==> flow/design.v <==
module cpu(
    input clk,
    input nrst,
    input [11:0] swreg,
    input [1:0] dispsel,
    input run,
    input loadpc,
    input step,
    input deposit,
    output [11:0] dispout,
    output linkout,
    output halt,
    output bit1_cp2,
    output bit2_cp3,
    output [2:0] io_address,
    output [7:0] dataout,
    input skip_flag,
    input clearacc,
    input [7:0] datain,
    output reg [11:0] address,
    output reg [11:0] write_data,
    output write_enable,
    output mem_load,
    input [11:0] read_data,
    input mem_ready
);
localparam ac_none       = 3'd0;
localparam ac_and_md     = 3'd1;
localparam ac_add_md     = 3'd2;
localparam ac_zero       = 3'd3;
localparam ac_uc         = 3'd4;
localparam ac_iot        = 3'd5;
localparam pc_none       = 3'd0;
localparam pc_data       = 3'd1;
localparam pc_ma         = 3'd2;
localparam pc_ma1        = 3'd3;
localparam pc_incr       = 3'd4;
localparam skip_none     = 2'd0;
localparam skip_md_clear = 2'd1;
localparam skip_uc       = 2'd2;
localparam skip_iot      = 2'd3;
localparam addr_none     = 2'd0;
localparam addr_ma       = 2'd1;
localparam addr_pc       = 2'd2;
localparam addr_ea       = 2'd3;
localparam data_none     = 3'd0;
localparam data_ac       = 3'd1;
localparam data_md       = 3'd2;
localparam data_pc       = 3'd3;
localparam data_pc1      = 3'd4;
localparam iot_none      = 1'd0;
localparam iot_en        = 1'd1;
localparam ir_none       = 1'd0;
localparam ir_data       = 1'd1;
localparam ma_none       = 2'd0;
localparam ma_data       = 2'd1;
localparam ma_ea         = 2'd2;
localparam md_none       = 2'd0;
localparam md_data       = 2'd1;
localparam md_data1      = 2'd2;
reg [12:0] link_ac = 0;
wire [11:0] ac;
wire link;
reg [11:0] ir = 0;
reg [11:0] ma = 0;
reg [11:0] md = 0;
reg [11:0] ea;
reg [11:0] pc = 0;
reg skip;
localparam integer ZBit = 7;
localparam integer IBit = 8;
localparam integer UcGroup1Bit = 8;
localparam integer UcGroup2Bit = 0;
localparam integer Group1 = 2'd0;
localparam integer Group2 = 2'd1;
localparam integer Group3 = 2'd2;
wire [1:0] uc_group;
localparam integer ClaBit = 7;
localparam integer CllBit = 6;
localparam integer CmaBit = 5;
localparam integer CmlBit = 4;
localparam integer RarBit = 3;
localparam integer RalBit = 2;
localparam integer BswBit = 1;
localparam integer IacBit = 0;
localparam integer SmaBit = 6;
localparam integer SzaBit = 5;
localparam integer SnlBit = 4;
localparam integer AndBit = 3;
localparam integer OsrBit = 2;
localparam integer HltBit = 1;
localparam integer MqaBit = 6;
localparam integer ScaBit = 5;
localparam integer MqlBit = 4;
wire en_cla;
wire en_cll;
wire en_cma;
wire en_cml;
reg en_rar;
reg en_ral;
reg en_rtr;
reg en_rtl;
reg en_bsw;
wire en_iac;
wire en_sma;
wire en_sza;
wire en_snl;
wire en_and;
wire [12:0] uc1_stage1;
wire [12:0] uc1_stage2;
wire [12:0] uc1_stage3;
wire [12:0] uc1_stage4;
wire [12:0] uc2_stage1;
wire uc2_skip;
reg [12:0] uc_link_ac;
reg uc_skip;
wire [2:0] sel_ac;
wire [2:0] sel_pc;
wire [1:0] sel_skip;
wire [1:0] sel_addr;
wire [2:0] sel_data;
wire [0:0] sel_iot;
wire [0:0] sel_ir;
wire [1:0] sel_ma;
wire [1:0] sel_md;
wire md_clear;
wire iot_skip2;
wire [2:0] iot_bits;
wire mem_read, mem_write;
    state inst_state(
        .clk(clk),
        .run(1'b1),
        .opcode(ir[11:9]),
        .indirect(ir[IBit]),
        .sel_ac(sel_ac),
        .sel_pc(sel_pc),
        .sel_skip(sel_skip),
        .sel_addr(sel_addr),
        .sel_data(sel_data),
        .sel_iot(sel_iot),
        .sel_ir(sel_ir),
        .sel_ma(sel_ma),
        .sel_md(sel_md),
        .mem_read(mem_read),
        .mem_write(mem_write),
        .mem_valid(mem_ready),
        .halted(halt)
    );
    always @* case(sel_addr)
        addr_ea:  address = ea;
        addr_ma:  address = ma;
        addr_pc:  address = pc;
        default:  address = ea;
    endcase
    always @* case(sel_data)
        data_ac:  write_data = ac;
        data_md:  write_data = md;
        data_pc1:  write_data = pc+1;
        default:  write_data = ea;
    endcase
    reg [11:7] page;
    always @*
    begin
        if(ir[ZBit] == 1'b1)
            page = pc[11:7];
        else
            page = 5'b0;
        ea <= {page, ir[6:0]};
    end
    always @(posedge clk)
    begin
        if(sel_pc == pc_data)
            pc <= read_data;
        else if(sel_pc == pc_ma)
            pc <= ma;
        else if(sel_pc == pc_ma1)
            pc <= ma + 1;
        else if(sel_pc == pc_incr) begin
            if(skip == 1'b1)
                pc <= pc + 12'd2;
            else
                pc <= pc + 12'd1;
        end
    end
    always @(posedge clk)
    begin
        if(sel_ac == ac_and_md)
            link_ac <= link_ac & {1'b1, md};
        else if(sel_ac == ac_add_md)
            link_ac <= link_ac + {1'b0, md};
        else if(sel_ac == ac_zero)
            link_ac <= {link, 12'b000000000000};
        else if(sel_ac == ac_uc)
            link_ac <= uc_link_ac;
        else if(sel_ac == ac_iot) begin
            if(clearacc)
                link_ac <= {link, 4'b0000, datain};
            else
                link_ac <= {link, ac | {4'b0000, datain}};
        end
    end
    always @(posedge clk)
    begin
        if(sel_ir == ir_data)
            ir <= read_data;
    end
    always @(posedge clk)
    begin
        if(sel_ma == ma_data)
            ma <= read_data;
        else if(sel_ma == ma_ea)
            ma <= ea;
    end
    always @(posedge clk)
    begin
        if(sel_md == md_data)
            md <= read_data;
        else if(sel_md == md_data1)
            md <= read_data + 1;
    end
    assign md_clear = (md == 12'b0) ? 1'b1 : 1'b0;
    assign iot_skip2 = (skip_flag && ir[0] == 1'b1) ? 1'b1 : 1'b0;
    always @* case(sel_skip)
        skip_md_clear:  skip = md_clear;
        skip_uc:        skip = uc_skip;
        skip_iot:       skip = iot_skip2;
        default:        skip = 1'b0;
    endcase
    assign uc_group = (ir[UcGroup1Bit] == 1'b0) ? Group1 :
                      (ir[UcGroup2Bit] == 1'b0) ? Group2 :
                      Group3;
    assign en_cla = ir[ClaBit];
    assign en_cll = ir[CllBit];
    assign en_cma = ir[CmaBit];
    assign en_cml = ir[CmlBit];
    assign en_iac = ir[IacBit];
    assign en_sma = ir[SmaBit];
    assign en_sza = ir[SzaBit];
    assign en_snl = ir[SnlBit];
    assign en_and = ir[AndBit];
    always @(ir[RarBit:BswBit])
    begin
        en_rar <= 1'b0;
        en_rtr <= 1'b0;
        en_ral <= 1'b0;
        en_rtl <= 1'b0;
        en_bsw <= 1'b0;
        case(ir[RarBit:BswBit])
            3'b100: en_rar <= 1'b1;
            3'b101: en_rtr <= 1'b1;
            3'b010: en_ral <= 1'b1;
            3'b011: en_rtl <= 1'b1;
            3'b001: en_bsw <= 1'b1;
            default: ;
        endcase
    end
    assign uc1_stage1[11:0] = en_cla ? 12'b0 : ac;
    assign uc1_stage1[12]   = en_cll ?  1'b0 : link;
    assign uc1_stage2[11:0] = en_cma ? ~uc1_stage1[11:0] : uc1_stage1[11:0];
    assign uc1_stage2[12]   = en_cml ? ~uc1_stage1[12]   : uc1_stage1[12];
    assign uc1_stage3 = en_iac ? uc1_stage2 + 1 : uc1_stage2;
    assign uc1_stage4 = en_ral ? {uc1_stage3[11:00], uc1_stage3[12:12]} :
                        en_rtl ? {uc1_stage3[10:00], uc1_stage3[12:11]} :
                        en_rar ? {uc1_stage3[00:00], uc1_stage3[12:01]} :
                        en_rtr ? {uc1_stage3[01:00], uc1_stage3[12:02]} :
                        en_bsw ? {uc1_stage3[12]   , uc1_stage3[5:0], uc1_stage3[11:6]} :
                        uc1_stage3;
    assign uc2_stage1[11:0] = en_cla ? 12'b0 : ac;
    assign uc2_stage1[12] = link;
    assign uc2_skip = ((en_sma && ac[11] == 1'b1) ||
                       (en_sza && ac == 12'b0) ||
                       (en_snl && link)) ^
                      en_and ? 1'b1 : 1'b0;
    always @(uc_group, uc1_stage4, uc2_stage1, uc2_skip, link_ac)
    begin
        case(uc_group)
            Group1: begin
                uc_link_ac <= uc1_stage4;
                uc_skip <= 1'b0;
            end
            Group2: begin
                uc_link_ac <= uc2_stage1;
                uc_skip <= uc2_skip;
            end
            Group3: begin
                uc_link_ac <= link_ac;
                uc_skip <= 1'b0;
            end
            default: begin
                uc_link_ac <= link_ac;
                uc_skip <= 1'b0;
            end
        endcase
    end
    assign ac = link_ac[11:0];
    assign link = link_ac[12];
    assign dataout = ac[7:0];
    assign io_address = (sel_iot == iot_en) ? ir[8:6] : 6'b000000;
    assign iot_bits = ir[2:0];
    assign bit1_cp2 = iot_bits[1];
    assign bit2_cp3 = iot_bits[2];
    assign mem_load = mem_write | mem_read;
    assign write_enable = mem_write;
endmodule
module state(
    clk,
    run,
    opcode,
    indirect,
    sel_ac,
    sel_pc,
    sel_skip,
    sel_addr,
    sel_data,
    sel_iot,
    sel_ir,
    sel_ma,
    sel_md,
    mem_read,
    mem_write,
    mem_valid,
    halted
);
localparam ac_none       = 3'd0;
localparam ac_and_md     = 3'd1;
localparam ac_add_md     = 3'd2;
localparam ac_zero       = 3'd3;
localparam ac_uc         = 3'd4;
localparam ac_iot        = 3'd5;
localparam pc_none       = 3'd0;
localparam pc_data       = 3'd1;
localparam pc_ma         = 3'd2;
localparam pc_ma1        = 3'd3;
localparam pc_incr       = 3'd4;
localparam skip_none     = 2'd0;
localparam skip_md_clear = 2'd1;
localparam skip_uc       = 2'd2;
localparam skip_iot      = 2'd3;
localparam addr_none     = 2'd0;
localparam addr_ma       = 2'd1;
localparam addr_pc       = 2'd2;
localparam addr_ea       = 2'd3;
localparam data_none     = 3'd0;
localparam data_ac       = 3'd1;
localparam data_md       = 3'd2;
localparam data_pc       = 3'd3;
localparam data_pc1      = 3'd4;
localparam iot_none      = 1'd0;
localparam iot_en        = 1'd1;
localparam ir_none       = 1'd0;
localparam ir_data       = 1'd1;
localparam ma_none       = 2'd0;
localparam ma_data       = 2'd1;
localparam ma_ea         = 2'd2;
localparam md_none       = 2'd0;
localparam md_data       = 2'd1;
localparam md_data1      = 2'd2;
    input clk;
    input run;
    input [2:0] opcode;
    input indirect;
    output reg [2:0] sel_ac;
    output reg [2:0] sel_pc;
    output reg [1:0] sel_skip;
    output reg [1:0] sel_addr;
    output reg [2:0] sel_data;
    output reg [0:0] sel_iot;
    output reg [0:0] sel_ir;
    output reg [1:0] sel_ma;
    output reg [1:0] sel_md;
    output reg mem_read;
    output reg mem_write;
    input mem_valid;
    output reg halted;
    localparam integer Shalt = 3'd0;
    localparam integer SreadInstr = 3'd1;
    localparam integer SdecodeInstr = 3'd2;
    localparam integer SreadIndirect = 3'd3;
    localparam integer SexecInstr = 3'd4;
    localparam integer SexecInstr2 = 3'd5;
    reg [3:0] current_state = Shalt;
    reg [3:0] next_state;
    wire [11:0] ac = 12'b0;
    wire [11:0] ir = 12'b0;
    wire [11:0] ea = 12'b0;
    wire [11:0] pc = 12'b0;
    localparam integer OpcodeAnd = 3'b000;
    localparam integer OpcodeTad = 3'b001;
    localparam integer OpcodeIsz = 3'b010;
    localparam integer OpcodeDca = 3'b011;
    localparam integer OpcodeJms = 3'b100;
    localparam integer OpcodeJmp = 3'b101;
    localparam integer OpcodeIot = 3'b110;
    localparam integer OpcodeOpr = 3'b111;
    always @(posedge clk)
    begin
        current_state <= next_state;
    end
    always @*
    begin
        halted <= 1'b0;
        mem_read <= 1'b0;
        mem_write <= 1'b0;
        sel_ac <= ac_none;
        sel_pc <= pc_none;
        sel_skip <= skip_none;
        sel_addr <= addr_none;
        sel_data <= data_none;
        sel_iot <= iot_none;
        sel_ir <= ir_none;
        sel_ma <= ma_none;
        sel_md <= md_none;
        next_state <= current_state;
        case(current_state)
            Shalt: begin
                halted <= 1'b1;
                if(run)
                    next_state <= SreadInstr;
            end
            SreadInstr: begin
                sel_addr <= addr_pc;
                sel_ir <= ir_data;
                mem_read <= 1'b1;
                if(mem_valid)
                    next_state <= SdecodeInstr;
            end
            SdecodeInstr: begin
                if(opcode == OpcodeOpr)
                    next_state <= SexecInstr;
                else if(opcode == OpcodeIot)
                    next_state <= SexecInstr;
                else if(indirect)
                    next_state <= SreadIndirect;
                else begin
                    sel_ma <= ma_ea;
                    next_state <= SexecInstr;
                end
            end
            SreadIndirect: begin
                sel_addr <= addr_ea;
                sel_ma <= ma_data;
                mem_read <= 1'b1;
                if(mem_valid)
                    next_state <= SexecInstr;
            end
            SexecInstr: begin
                case(opcode)
                    OpcodeAnd: begin
                        sel_addr <= addr_ma;
                        sel_md <= md_data;
                        mem_read <= 1'b1;
                        if(mem_valid)
                                next_state <= SexecInstr2;
                    end
                    OpcodeTad: begin
                        sel_addr <= addr_ma;
                        sel_md <= md_data;
                        mem_read <= 1'b1;
                        if(mem_valid)
                                next_state <= SexecInstr2;
                    end
                    OpcodeIsz: begin
                        sel_addr <= addr_ma;
                        sel_md <= md_data1;
                        mem_read <= 1'b1;
                        if(mem_valid)
                                next_state <= SexecInstr2;
                    end
                    OpcodeDca: begin
                        sel_addr <= addr_ma;
                        sel_data <= data_ac;
                        mem_write <= 1'b1;
                        if(mem_valid)
                                next_state <= SexecInstr2;
                    end
                    OpcodeJms: begin
                        sel_addr <= addr_ma;
                        sel_data <= data_pc1;
                        mem_write <= 1'b1;
                        if(mem_valid)
                                next_state <= SexecInstr2;
                    end
                    OpcodeJmp: begin
                        sel_pc <= pc_ma;
                        next_state <= SreadInstr;
                    end
                    OpcodeIot: begin
                        sel_ac <= ac_iot;
                        sel_pc <= pc_incr;
                        sel_skip <= skip_iot;
                        sel_iot <= iot_en;
                        next_state <= SreadInstr;
                    end
                    OpcodeOpr: begin
                        sel_ac <= ac_uc;
                        sel_pc <= pc_incr;
                        sel_skip <= skip_uc;
                        next_state <= SreadInstr;
                    end
                    default: begin
                        next_state <= Shalt;
                    end
                endcase
            end
            SexecInstr2: begin
                sel_pc <= pc_incr;
                next_state <= SreadInstr;
                case(opcode)
                    OpcodeAnd:
                        sel_ac <= ac_and_md;
                    OpcodeTad:
                        sel_ac <= ac_add_md;
                    OpcodeIsz: begin
                        sel_pc <= pc_none;
                        next_state <= current_state;
                        sel_addr <= addr_ma;
                        sel_data <= data_md;
                        mem_write <= 1'b1;
                        if(mem_valid) begin
                            sel_pc <= pc_incr;
                            sel_skip <= skip_md_clear;
                            next_state <= SreadInstr;
                        end
                    end
                    OpcodeDca:
                        sel_ac <= ac_zero;
                    OpcodeJms:
                        sel_pc <= pc_ma1;
                    default: ;
                endcase
            end
            default:
                next_state <= Shalt;
        endcase
    end
endmodule
# Reports on cpu
# What the tools print for cpu, step after step.
# Line numbers count from 1 in the design file above.
# The mark -- stands for no value.
# inputs
top_module	cpu
clk_port	clk
library	sky130hd
corner	tt_025C_1v80

# Word level
# Counts by Yosys on the flattened word-level netlist (proc, flatten, opt, wreduce; memories kept). Register bits leave out memories and registers merged into their read ports (data or address). Print and check cells are left out.
# classes
n_addsub	7
equal	47
mux	84
n_logic	6
reduce_logical	27
# ops
operator	count
12-bit 2-to-1 mux	14
13-bit 2-to-1 mux	9
12-bit by 1-bit adder with 12-bit output with constant B	4
3-bit parallel mux with 2-bit select	7
12-bit parallel mux with 3-bit select	1
3-bit == test with constant B	10
4-bit 2-to-1 mux	7
3-bit by 2-bit == test with 1-bit output with constant B	9
13-bit parallel mux with 2-bit select	1
12-bit logical NOT	2
12-bit parallel mux with 2-bit select	1
4-bit parallel mux with 6-bit select	1
1-bit 2-to-1 mux	21
2-bit parallel mux with 2-bit select	4
2-bit 2-to-1 mux	8
3-bit by 1-bit == test with 1-bit output with constant B	5
13-bit by 1-bit adder with 13-bit output with constant B	1
13-bit by 12-bit adder with 13-bit output	1
13-bit AND	1
12-bit by 2-bit adder with 12-bit output with constant B	1
12-bit by 8-bit bitwise OR with 12-bit output	1
12-bit inverter	1
3-bit != test with constant B	4
2-bit by 1-bit == test with 1-bit output with constant B	5
2-bit == test with constant B	5
3-bit 2-to-1 mux	3
2-bit OR reduction	4
4-bit by 2-bit == test with 1-bit output with constant B	2
# Other operator kinds: 28; their cells: 38.
# word_totals
reg_bits	65
input_bits	43
output_inout_bits	53
elab_cells	178

# Longest topological paths
# Longest topological path by Yosys (ltp), each cell counted once; first at word level (registers and memories cut), then after technology mapping (sequential cells cut; the memories' decode and read muxes count).
# depth
depth_word	15
abc_area	0
depth_mapped	13
depth_no_buf	11

# Mapped cells and area
# Source: synth_stat.txt of the flow (Yosys; design flattened, memories mapped). It holds for the ABC_AREA given above (unset counts as 0); a run with the other value may have another netlist.
# synth_totals
cell_count	822
yosys_area_um2	6675.2
seq_area_um2	1921.8
ff_cells	64
buf_cells	76
# by_type
cell_type	count	type_area_um2
sky130_fd_sc_hd__edfxtp_1	64	1.92E+03
sky130_fd_sc_hd__nand2_1	94	352.838
sky130_fd_sc_hd__a21oi_1	65	325.312
sky130_fd_sc_hd__o21ai_0	63	315.302
sky130_fd_sc_hd__xnor2_1	36	315.302
sky130_fd_sc_hd__ha_1	21	262.752
sky130_fd_sc_hd__nor2_1	66	247.738
sky130_fd_sc_hd__buf_4	23	172.666
sky130_fd_sc_hd__nand3_1	31	155.149
sky130_fd_sc_hd__clkbuf_1	36	135.13
sky130_fd_sc_hd__clkbuf_8	9	123.869
sky130_fd_sc_hd__nor3_1	23	115.11
sky130_fd_sc_hd__and3_1	18	112.608
sky130_fd_sc_hd__a22oi_1	13	97.594
sky130_fd_sc_hd__a221oi_1	11	96.342
sky130_fd_sc_hd__xor2_1	11	96.342
sky130_fd_sc_hd__mux2_2	8	90.086
sky130_fd_sc_hd__o211ai_1	12	90.086
# Other cell types: 67; their cells: 218.
# By module: a second synthesis without flattening, with its own total; a netlist apart from the flattened one above.
# unflattened
hier_cells	910
area_unflattened_um2	7194.4
# Rows give one instance, submodules left out.
# modules
mod	instances	cells	mod_area_um2	mod_seq_area_um2
cpu	1	841	6708.9	1831.8
state	1	69	485.5	90.1

# Path before layout
# Path of least setup slack by OpenSTA after synthesis, without wires, with an ideal clock, recovery checks aside; 20% of the period is set as input and as output delay. Where synthesis merged equal registers, the netlist keeps one of their names.
# synth_path
kind	reg-to-output
startpoint	register ir[10]
endpoint	output port address[10]
clock_period_ps	4720
output_delay_ps	944
launch_ps	0
t_arrival_ps	2294
required_ps	3776
path_slack_ps	1482
delay_ps	2294
path_stages	11
n_path_buf	3
period_less_setup_slack_ps	3238
# "delay_ps" = arrival - input delay + setup time.
# A path that ends at an output port has no setup time.
# "path_stages": output pins that drive a net of the path, with the launching flip-flop's if there is one; two outputs of one cell count as two.
# "period_less_setup_slack_ps" is the clock period less the worst setup slack; recovery checks do not enter. This is arithmetic on one report: input and output delays are still those of the set period (20% each).
# Between the ends stands the longest chain of elaborated cells between them, by number of cells; it is not shown to be the way that was timed. Of several equally long chains one is given.
# A line is the first line of the expression or statement that the cell stems from. Yosys adds cells for indexed reads and writes and turns some case tables into memories.
# synth_via
cell_sequence	sky130_fd_sc_hd__edfxtp_1 > sky130_fd_sc_hd__clkbuf_1 > sky130_fd_sc_hd__clkbuf_8 > sky130_fd_sc_hd__o21ai_0 > sky130_fd_sc_hd__o22ai_1 > sky130_fd_sc_hd__a21oi_1 > sky130_fd_sc_hd__inv_1 > sky130_fd_sc_hd__ha_1 > sky130_fd_sc_hd__clkbuf_1 > sky130_fd_sc_hd__mux2_2 > sky130_fd_sc_hd__a22o_1
elab_chain_len	6
cells_between	12
cone_classes	6 x eq/ne; 4 x mux; 2 x reduce/logical
# synth_rtl
item	line	text
start: declaration	64	reg [11:0] ir = 0;
start: assignment	205	ir <= read_data;
3-bit logical NOT	447	case(opcode)
5-bit OR reduction	--
1-bit 2-to-1 mux	447
2-bit parallel mux with 4-bit select	414	case(current_state)
2-bit == test	149	always @* case(sel_addr)
12-bit parallel mux with 2-bit select	149
end: declaration	20	output reg [11:0] address,

# Timing after layout
# Path of least setup slack in the final report of run 2 (OpenROAD, finished layout, wires in). Where an end is a register, its clock arrival counts in the times.
# The report prints the path's times to 10 ps; the period is as set.
# layout_path
kind	reg-to-output
startpoint	register inst_state.current_state[1]
endpoint	output port address[1]
clock_period_ps	4050
output_delay_ps	810
launch_ps	330
t_arrival_ps	2750
required_ps	3240
path_slack_ps	490
path_stages	10
n_path_buf	2
# Between the ends stands the longest chain of elaborated cells between them, by number of cells; it is not shown to be the way that was timed. Of several equally long chains one is given.
# layout_via
cell_sequence	sky130_fd_sc_hd__edfxtp_1 > sky130_fd_sc_hd__nor2b_1 > sky130_fd_sc_hd__and2_1 > sky130_fd_sc_hd__a21oi_2 > sky130_fd_sc_hd__inv_2 > sky130_fd_sc_hd__ha_4 > sky130_fd_sc_hd__buf_4 > sky130_fd_sc_hd__a221oi_1 > sky130_fd_sc_hd__a21oi_1 > sky130_fd_sc_hd__clkdlybuf4s50_1
elab_chain_len	4
cells_between	8
cone_lines	2
cone_classes	6 x eq/ne; 2 x mux
# layout_rtl
item	line	text
start: declaration	381	reg [3:0] current_state = Shalt;
start: assignment	397	current_state <= next_state;
4-bit by 3-bit == test with 1-bit output	414	case(current_state)
2-bit parallel mux with 4-bit select	414
2-bit == test	149	always @* case(sel_addr)
12-bit parallel mux with 2-bit select	149
end: declaration	20	output reg [11:0] address,

# Flow runs of cpu

Settings and measured results of 2 stored flow runs for module cpu (sky130hd), not sorted in any way. The constraints put input and output delay at 20% of the set period each and load the outputs with 0.01 pF.
"achieved_clock_period_ps": clock period set for the run, less the worst setup slack. It is reckoned from that one timing run; input and output delays stay at 20% of the period that was set.
"worst_path_allowed_less_slack_ps" is the time allowed to the run's worst setup path (the clock period less input and output delay, where it has them) less its slack. Clock arrival times count: a late capture clock shortens it, a late launch clock lengthens it.
"worst_path_allowed_less_slack_ps" is known to 10 ps.

Run 1, flow files:
==> flow/run.sh <==
#!/bin/bash
# the make line also repeats the synthesis and layout settings of config.mk as NAME=value (left out here)
make -C /OpenROAD-flow-scripts/flow DESIGN_CONFIG=/design/flow/config.mk WORK_HOME=/design/flow/orfs CLKGATE_MAP_FILE= finish
==> flow/config.mk <==
export PLATFORM = sky130hd
export DESIGN_NAME = cpu
export DESIGN_NICKNAME = cpu
export VERILOG_FILES = /design/flow/design.v
export SDC_FILE = /design/flow/constraint.sdc
export NUM_CORES = 4
export LEC_CHECK = 0
export CAP_MARGIN = 25
export CELL_PAD_IN_SITES_GLOBAL_PLACEMENT = 1
export CORE_MARGIN = 2
export CORE_UTILIZATION = 71
export CTS_CLUSTER_SIZE = 39
export MIN_ROUTING_LAYER = met1
export PLACE_DENSITY = 0.49
export SLEW_MARGIN = 35
==> flow/constraint.sdc <==
create_clock -name core_clock -period 5.52 [get_ports {clk}]
set_input_delay 1.1040 -clock core_clock [delete_from_list [all_inputs] [get_ports {clk}]]
set_output_delay 1.1040 -clock core_clock [all_outputs]
set_load 0.01 [all_outputs]

Run 1: did not finish, placement stopped with GPL-0301

Run 2, flow files:
==> flow/run.sh <==
#!/bin/bash
# the make line also repeats the synthesis and layout settings of config.mk as NAME=value (left out here)
make -C /OpenROAD-flow-scripts/flow DESIGN_CONFIG=/design/flow/config.mk WORK_HOME=/design/flow/orfs CLKGATE_MAP_FILE= finish
==> flow/config.mk <==
export PLATFORM = sky130hd
export DESIGN_NAME = cpu
export DESIGN_NICKNAME = cpu
export VERILOG_FILES = /design/flow/design.v
export SDC_FILE = /design/flow/constraint.sdc
export NUM_CORES = 4
export LEC_CHECK = 0
export ABC_AREA = 0
export CAP_MARGIN = 20
export CELL_PAD_IN_SITES_GLOBAL_PLACEMENT = 0
export CORE_MARGIN = 2
export CORE_UTILIZATION = 44
export CTS_CLUSTER_DIAMETER = 154
export MIN_ROUTING_LAYER = met1
export PLACE_DENSITY = 0.65
export SETUP_SLACK_MARGIN = 0.39
export SLEW_MARGIN = 0
==> flow/constraint.sdc <==
create_clock -name core_clock -period 4.05 [get_ports {clk}]
set_input_delay 0.8100 -clock core_clock [delete_from_list [all_inputs] [get_ports {clk}]]
set_output_delay 0.8100 -clock core_clock [all_outputs]
set_load 0.01 [all_outputs]

==> results of run 2, as CSV <==
result,value
die_area_um2,16172.2
ys_area_um2,6675.2
achieved_clock_period_ps,3563
worst_path_allowed_less_slack_ps,2750
worstPathKind,"reg-to-output"
setup_worst_slack_ps,487
finish.stdcell_area_um2,7876.3
