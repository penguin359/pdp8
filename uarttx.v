==> flow/design.v <==
module uarttx(
    input clk, input nrst,
    input tx_load,
    input [7:0] tx_data,
    output tx_ready,
    output tx);
    wire [6:0] value;
    reg [31:0] counter = 0;
    reg [7:0] rxreg;
    always@(posedge clk)
        counter <= counter + 1;
    assign value = counter[31:25];
    parameter integer Baud = 10_000_000;
    parameter integer ClockRate = 50_000_000;
    localparam integer TxDivider = ClockRate / Baud;
    reg [$clog2(TxDivider)-1:0] tx_counter;
    reg [11:0] shift_reg;
    reg [3:0] bit_count;
    always @(posedge clk or negedge nrst)
    begin
        if(!nrst) begin
            shift_reg <= 12'hfff;
            bit_count <= 0;
        end else if(tx_load) begin
            shift_reg <= {2'b11, tx_data, 2'b01};
            bit_count <= 12;
        end else if(tx_counter == 0 && bit_count != 0) begin
            shift_reg <= {1'b1, shift_reg[11:1]};
            bit_count <= bit_count - 1'b1;
        end
    end
    assign tx = shift_reg[0];
    assign tx_ready = bit_count == 0 ? 1'b1 : 1'b0;
    always @(posedge clk or negedge nrst)
    begin
        if(!nrst)
            tx_counter <= TxDivider;
        else if(tx_counter == 0)
            tx_counter <= TxDivider;
        else
            tx_counter <= tx_counter - 4'd1;
    end
endmodule
## Tool chain data of uarttx

The steps from the RTL of uarttx to its reports follow in flow order.
Line numbers count from 1 in the design file above.
Operators carry their Yosys type and port widths (W data, S select, Z words).
A cell with n/a has no value.

| inputs | value |
|---|---|
| design top | uarttx |
| clock port | clk |
| cell library | sky130hd |
| timing corner | tt_025C_1v80 |

## Word level

Yosys after proc, flatten, opt, wreduce and memory -nomap, before mapping. Memory bits, and registers merged into a memory's read port (data or address), are not among the register bits. Print and check cells are not counted. Equal cells are merged and count once.

| word-level totals | value |
|---|---|
| elaborated cells | 16 |
| register bits | 19 |

| cells by class | value |
|---|---|
| reduce/logical cells | 5 |
| mux-type cells | 6 |
| $add $sub $neg | 2 |

Operator list:

| operator | count |
|---|---|
| $mux W12 | 2 |
| $mux W4 | 2 |
| $sub A4 B1 Y4 const B | 1 |
| $logic_not A4 Y1 | 1 |
| $reduce_bool A4 Y1 | 1 |
| $sub A3 B1 Y3 const B | 1 |
| $logic_not A3 Y1 | 1 |
| $mux W3 | 1 |
| $reduce_bool A2 Y1 | 1 |
| $logic_and A1 B1 Y1 | 1 |
| $mux W1 | 1 |

## Longest topological paths

Depth = most cells in a row (Yosys ltp): at word level without a register or memory, in the mapped netlist without a sequential cell, where the memories' decode and read muxes count.

| depth | value |
|---|---|
| depth after elaboration | 4 |
| ABC_AREA | 0 |
| depth in mapped cells | 7 |
| gate-level depth less buffers | 6 |

## Netlist

Source: synth_stat.txt of the flow (Yosys; design flattened, memories mapped). It holds for the ABC_AREA given above (unset counts as 0); a run with the other value may have another netlist.

Cell types:

| type | count |
|---|---|
| sky130_fd_sc_hd__dfstp_2 | 12 |
| sky130_fd_sc_hd__dfrtp_1 | 5 |
| sky130_fd_sc_hd__o21ai_1 | 12 |
| sky130_fd_sc_hd__a21oi_1 | 10 |
| sky130_fd_sc_hd__a31oi_1 | 7 |
| sky130_fd_sc_hd__nor2b_1 | 7 |
| sky130_fd_sc_hd__ha_1 | 2 |
| sky130_fd_sc_hd__buf_6 | 2 |
| sky130_fd_sc_hd__nand2_1 | 6 |
| sky130_fd_sc_hd__inv_1 | 5 |
| sky130_fd_sc_hd__a21oi_2 | 2 |
| sky130_fd_sc_hd__or3b_4 | 1 |
| sky130_fd_sc_hd__a311o_1 | 1 |
| sky130_fd_sc_hd__buf_2 | 2 |
| sky130_fd_sc_hd__nand3_1 | 2 |
| sky130_fd_sc_hd__or4b_1 | 1 |
| sky130_fd_sc_hd__a211o_1 | 1 |
| sky130_fd_sc_hd__a21boi_1 | 1 |

Other cell types: 6; their cells: 7.

| mapped netlist | value |
|---|---|
| buffer cells | 6 |
| mapped area | 844.6 µm² |
| mapped cells | 86 |
| flip-flops | 17 |

## Timing after synthesis

Path of least setup slack by OpenSTA after synthesis, without wires, with an ideal clock, recovery checks aside; 20% of the period is set as input and as output delay. Where synthesis merged equal registers, the netlist keeps one of their names.

| timing post-synthesis | value |
|---|---|
| path type | reg-to-reg |
| start | reg tx_counter[1] |
| end | reg bit_count[3] |
| time at the first pin | 0.000 ns |
| arrival time | 1.458 ns |
| data required time | 1.696 ns |
| clock period | 1.82 ns |
| stages | 5 |
| path delay | 1.582 ns |
| slack | 0.238 ns |
| path buffers | 0 |
| synthesis period reached | 1.582 ns |

"path delay" = arrival - input delay + setup time.
"stages" counts driving pins, that of a launching flip-flop among them; a cell with two outputs on the path counts twice.
"synthesis period reached" is the clock period less the worst setup slack; recovery checks do not enter. This is arithmetic on one report: input and output delays are still those of the set period (20% each).
The rows between start and end are the longest chain of elaborated cells between them; the timing report does not say that the signal goes this way. Where chains are equally long, one stands for them.
A line is the first line of the expression or statement that the cell stems from. Yosys adds cells for indexed reads and writes and turns some case tables into memories.
A register here has more assigning lines than the two given.

| between the ends, post-synthesis | value |
|---|---|
| cell sequence | sky130_fd_sc_hd__dfrtp_1 > sky130_fd_sc_hd__nor2_1 > sky130_fd_sc_hd__ha_1 > sky130_fd_sc_hd__or4b_1 > sky130_fd_sc_hd__a211o_1 |
| cells in the longest elaborated chain | 4 |
| elaborated cells between the ends (all ways) | 5 |
| those cells by class | mux (2); reduce/logical (3) |

Ends and longest elaborated chain, post-synthesis:

| what | RTL line | RTL |
|---|---|---|
| start: declaration | 16 | `reg [$clog2(TxDivider)-1:0] tx_counter;` |
| start: assignment | 37 | `tx_counter <= TxDivider;` |
| start: assignment | 39 | `tx_counter <= TxDivider;` |
| $logic_not A3 Y1 | 27 | `end else if(tx_counter == 0 && bit_count != 0) begin` |
| $logic_and A1 B1 Y1 | 27 |  |
| $mux W4 | 27 |  |
| $mux W4 | 24 | `end else if(tx_load) begin` |
| end: assignment | 23 | `bit_count <= 0;` |
| end: assignment | 29 | `bit_count <= bit_count - 1'b1;` |
| end: declaration | 18 | `reg [3:0] bit_count;` |

Memo
Re: implementation data of uarttx

uarttx through Yosys and OpenROAD on sky130hd: 2 stored runs, unordered, with their settings. The constraints put input and output delay at 20% of the set period each and load the outputs with 0.01 pF.
Settings: n/a = not set for that run.

| stored run | period_ns | CORE_UTILIZATION | SETUP_SLACK_MARGIN | PLACE_DENSITY_LB_ADDON | CELL_PAD_IN_SITES_GLOBAL_PLACEMENT | CELL_PAD_IN_SITES_DETAIL_PLACEMENT | TNS_END_PERCENT | GPL_TIMING_DRIVEN | GPL_ROUTABILITY_DRIVEN | MIN_ROUTING_LAYER | CAP_MARGIN | CORE_MARGIN | SLEW_MARGIN | CORE_ASPECT_RATIO | CTS_CLUSTER_SIZE |
|---|---|---|---|---|---|---|---|---|---|---|---|---|---|---|---|
| run A | 1.91 | 49 | 0.5 | 0.28 | 3 | 2 | 85 | 1 | 1 | met1 | 20 | 2 | 20 | n/a | n/a |
| run B | 2.08 | 71 | 0.35 | 0.07 | n/a | n/a | 85 | n/a | n/a | n/a | 10 | 2 | 20 | 0.54 | 93 |

Run A: not finished: placement ended with error FLW-0024
Run B: not finished: floorplanning ended with error PDN-0185
